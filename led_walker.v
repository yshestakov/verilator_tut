==> flow/design.v <==
module led_walker(i_clk, o_led);
    input wire i_clk;
    output reg[7:0] o_led;
    reg [3:0] index; 
    wire      dir;  
    reg [7:0] wait_cnt;  
    reg       stb;  
    always @(posedge i_clk)
    begin
        if (wait_cnt == 0)
            wait_cnt <= 10-1;
        else
            wait_cnt <= wait_cnt - 1'b1;
    end
    always @(posedge i_clk)
    begin
        stb <= 1'b0;
        if (wait_cnt == 0)
            stb <= 1'b1;
    end
    always @(posedge i_clk)
        if (stb)
        begin
            if (index == 4'hE)
            begin
                o_led <= 1;
                index <= 1;
            end
            else
            begin
                index <= index + 1'b1;
                if (dir) 
                    o_led <= { 1'b0, o_led[7:1] } ;
                else
                    o_led <= { o_led[6:0], 1'b0 } ;
            end;
        end
    assign  dir = index[3];
    initial index = 4'h1;
    initial o_led = 8'h1;
    initial wait_cnt = 8'h0;
    initial stb = 0;
endmodule
### Step by step through the tools: led_walker

The steps from the RTL of led_walker to its reports follow in flow order.
Line numbers count from 1 in the design file above.
A cell with n/a has no value.

| inputs | value |
|---|---|
| design top | led_walker |
| clock | i_clk |
| library | sky130hd |
| corner | tt_025C_1v80 |

### Word-level counts

Source: Yosys, flattened and elaborated, memories not mapped. Widths are those after wreduce. Registers that Yosys merges into a memory's read port (data or address) are not register bits. Print and check cells do not count. Equal cells are merged and count once.

| bit counts | value |
|---|---|
| RAM bits | 0 |
| flip-flop bits (word level) | 21 |
| output and inout port bits | 8 |
| word width x clocked read ports | 0 |
| bits in read-only memories | 0 |
| cells after elaboration | 12 |
| input bits | 1 |
| memories | 0 |
| latch bits | 0 |

| cells by class | value |
|---|---|
| $add $sub $neg | 2 |
| bitwise logic cells | 0 |
| mux-type cells | 2 |
| multipliers | 0 |
| reduce/logical cells | 2 |
| magnitude comparators | 0 |
| shifts and indexed selects | 0 |
| divide/modulo/power cells | 0 |
| equality and inequality tests | 1 |

Operators with widths:

| kind | count |
|---|---|
| subtractor 8 x 1 -> 8 bit with constant B | 1 |
| logical NOT 8 bit | 1 |
| 2-to-1 mux 7 bit | 1 |
| adder 4 x 1 -> 4 bit with constant B | 1 |
| equality test 4 bit with constant B | 1 |
| OR reduction 2 bit | 1 |
| 2-to-1 mux 1 bit | 1 |

### Logic depth

Yosys ltp: most cells in a row. Word level: on the elaborated netlist, between registers, memories and ports. Mapped: between sequential cells and ports; inverters and the memories' decode and read muxes count.

| logic depth | value |
|---|---|
| depth in word-level cells | 2 |
| ABC_AREA | 0 |
| gate-level depth with buffers | 6 |
| mapped depth without buffers | 6 |

### Mapped cells and area

Yosys stat after the flow's synthesis: flattened, memories mapped to cells. It holds for the ABC_AREA given above (unset counts as 0); a run with the other value may have another netlist.
The area totals of this step are shown rounded.

Cells by type:

| cell type | count |
|---|---|
| sky130_fd_sc_hd__edfxtp_1 | 12 |
| sky130_fd_sc_hd__dfxtp_1 | 9 |
| sky130_fd_sc_hd__mux2i_1 | 7 |
| sky130_fd_sc_hd__nor2_1 | 11 |
| sky130_fd_sc_hd__ha_1 | 3 |
| sky130_fd_sc_hd__o21ai_0 | 5 |
| sky130_fd_sc_hd__inv_1 | 6 |
| sky130_fd_sc_hd__nand2_1 | 6 |
| sky130_fd_sc_hd__nand2b_1 | 3 |
| sky130_fd_sc_hd__xnor2_1 | 2 |
| sky130_fd_sc_hd__nor3_1 | 3 |
| sky130_fd_sc_hd__or4_1 | 2 |
| sky130_fd_sc_hd__mux2_2 | 1 |
| sky130_fd_sc_hd__or3_4 | 1 |
| sky130_fd_sc_hd__nand2b_2 | 1 |
| sky130_fd_sc_hd__nor4b_1 | 1 |
| sky130_fd_sc_hd__a21o_1 | 1 |
| sky130_fd_sc_hd__clkbuf_1 | 2 |

Other cell types: 5; their cells: 5.

| mapped netlist | value |
|---|---|
| sequential part of the area | 541 um^2 |
| standard cells after synthesis | 81 |
| mapped area | 911 um^2 |
| flip-flops | 21 |
| buffer cells | 2 |

### Path before layout

OpenSTA on the mapped netlist: ideal clock, no wires. The path of least setup slack (recovery checks aside). Input and output delay are each 20% of the period. Register names are those of the netlist, which keeps one name where synthesis merged equal registers.

| timing after synthesis | value |
|---|---|
| path kind | reg-to-reg |
| start point | register index[0] |
| end point | register o_led[0] |
| data arrival time | 1.123 ns |
| setup time | 0.254 ns |
| path buffers | 1 |
| slack | 0.263 ns |
| delay of the path | 1.377 ns |
| stages on the path | 6 |
| clock period | 1.64 ns |
| synthesis period reached | 1.377 ns |

"delay of the path" = arrival - input delay + setup time.
"stages on the path" counts driving pins, that of a launching flip-flop among them; a cell with two outputs on the path counts twice.
"synthesis period reached" = period - worst setup slack (recovery checks aside). The figure is calculated, with input and output delays left at 20% of the set period.
The rows between start and end are the longest chain of elaborated cells between them; the timing report does not say that the signal goes this way. Where chains are equally long, one stands for them.
A line is the first line of the expression or statement that the cell stems from. Yosys adds cells for indexed reads and writes and turns some case tables into memories.
At most two assigning lines are given for a register; there are more.

| between the ends, after synthesis | value |
|---|---|
| cell sequence | sky130_fd_sc_hd__edfxtp_1 sky130_fd_sc_hd__inv_1 sky130_fd_sc_hd__ha_1 sky130_fd_sc_hd__and3_1 sky130_fd_sc_hd__clkbuf_1 sky130_fd_sc_hd__a21o_1 |
| length of the longest elaborated chain | 1 |
| elaborated cells on any way between the ends | 1 |
| those cells by class | eq/ne: 1 |

RTL lines, path after synthesis:

| what | line | source |
|---|---|---|
| start: declaration | 4 | `reg [3:0] index;` |
| start: assignment | 27 | `index <= 1;` |
| start: assignment | 31 | `index <= index + 1'b1;` |
| equality test 4 bit | 24 | `if (index == 4'hE)` |
| end: assignment | 33 | `o_led <= { 1'b0, o_led[7:1] } ;` |
| end: assignment | 35 | `o_led <= { o_led[6:0], 1'b0 } ;` |
| end: declaration | 3 | `output reg[7:0] o_led;` |

### Path in the finished layout

From the final timing report of entry B: the path of least setup slack in the routed layout; clock arrival at registers is part of the times.

| timing post-layout | value |
|---|---|
| path kind | reg-to-output |
| start point | register o_led[5] |
| end point | output port o_led[5] |
| path buffers | 1 |
| external output delay | 0.45 ns |
| slack | 0.54 ns |
| data arrival time | 1.26 ns |
| stages on the path | 2 |
| clock period | 2.25 ns |

At most two assigning lines are given for a register; there are more.

| between the ends, post-layout | value |
|---|---|
| cell sequence | sky130_fd_sc_hd__edfxtp_1 sky130_fd_sc_hd__clkdlybuf4s50_1 |
| length of the longest elaborated chain | 0 |
| elaborated cells on any way between the ends | 0 |

RTL lines, path post-layout:

| what | line | source |
|---|---|---|
| start: declaration | 3 | `output reg[7:0] o_led;` |
| start: assignment | 33 | `o_led <= { 1'b0, o_led[7:1] } ;` |
| start: assignment | 35 | `o_led <= { o_led[6:0], 1'b0 } ;` |
| end: declaration | 3 |  |

Memo
Re: implementation data of led_walker

Flow measurements of led_walker on sky130hd: 2 stored runs with different settings, listed in no order. Input and output delays are each 20% of the period that was set; the output load is 0.01 pF.
"clock period achieved" means the clock period less the worst setup slack. The figure is calculated, with input and output delays left at 20% of the set period.
"allowed time less slack (worst setup path)" is the time allowed to the run's worst setup path (the clock period less input and output delay, where it has them) less its slack. Clock arrival times count: a late capture clock shortens it, a late launch clock lengthens it.
By "total design power" is meant OpenSTA's value without simulated activity: inputs other than the clock are taken to toggle once in ten clock periods, and the tool carries that through the logic.
Values from the reports are rounded here.
Among the settings, -- means not set for that run.
A result given as -- is not shown for that run.

| setting or result | entry A | entry B |
|---|---|---|
| period_ns | 1.03 | 2.25 |
| CORE_UTILIZATION | 54 | 40 |
| PLACE_DENSITY_LB_ADDON | 0.01 | -- |
| CORE_MARGIN | 9 | 2 |
| CELL_PAD_IN_SITES_DETAIL_PLACEMENT | 2 | -- |
| ABC_AREA | 0 | -- |
| CTS_CLUSTER_DIAMETER | 374 | -- |
| CAP_MARGIN | 10 | 20 |
| MIN_ROUTING_LAYER | met1 | -- |
| SLEW_MARGIN | 20 | 20 |
| clock period achieved (ns) | -- | 1.712 |
| standard-cell area of the final layout (um^2) | -- | 1050 |
| area of the synthesized netlist (um^2) | -- | 911 |
| total design power (W) | -- | 0.00058 |
| die outline area (um^2) | -- | 2670 |
| worst setup slack after layout (ns) | -- | 0.538 |
| allowed time less slack (worst setup path) (ns) | -- | 1.26 |
| critical path kind | -- | reg-to-output |

Entry A: did not finish, placement stopped with DPL-0033
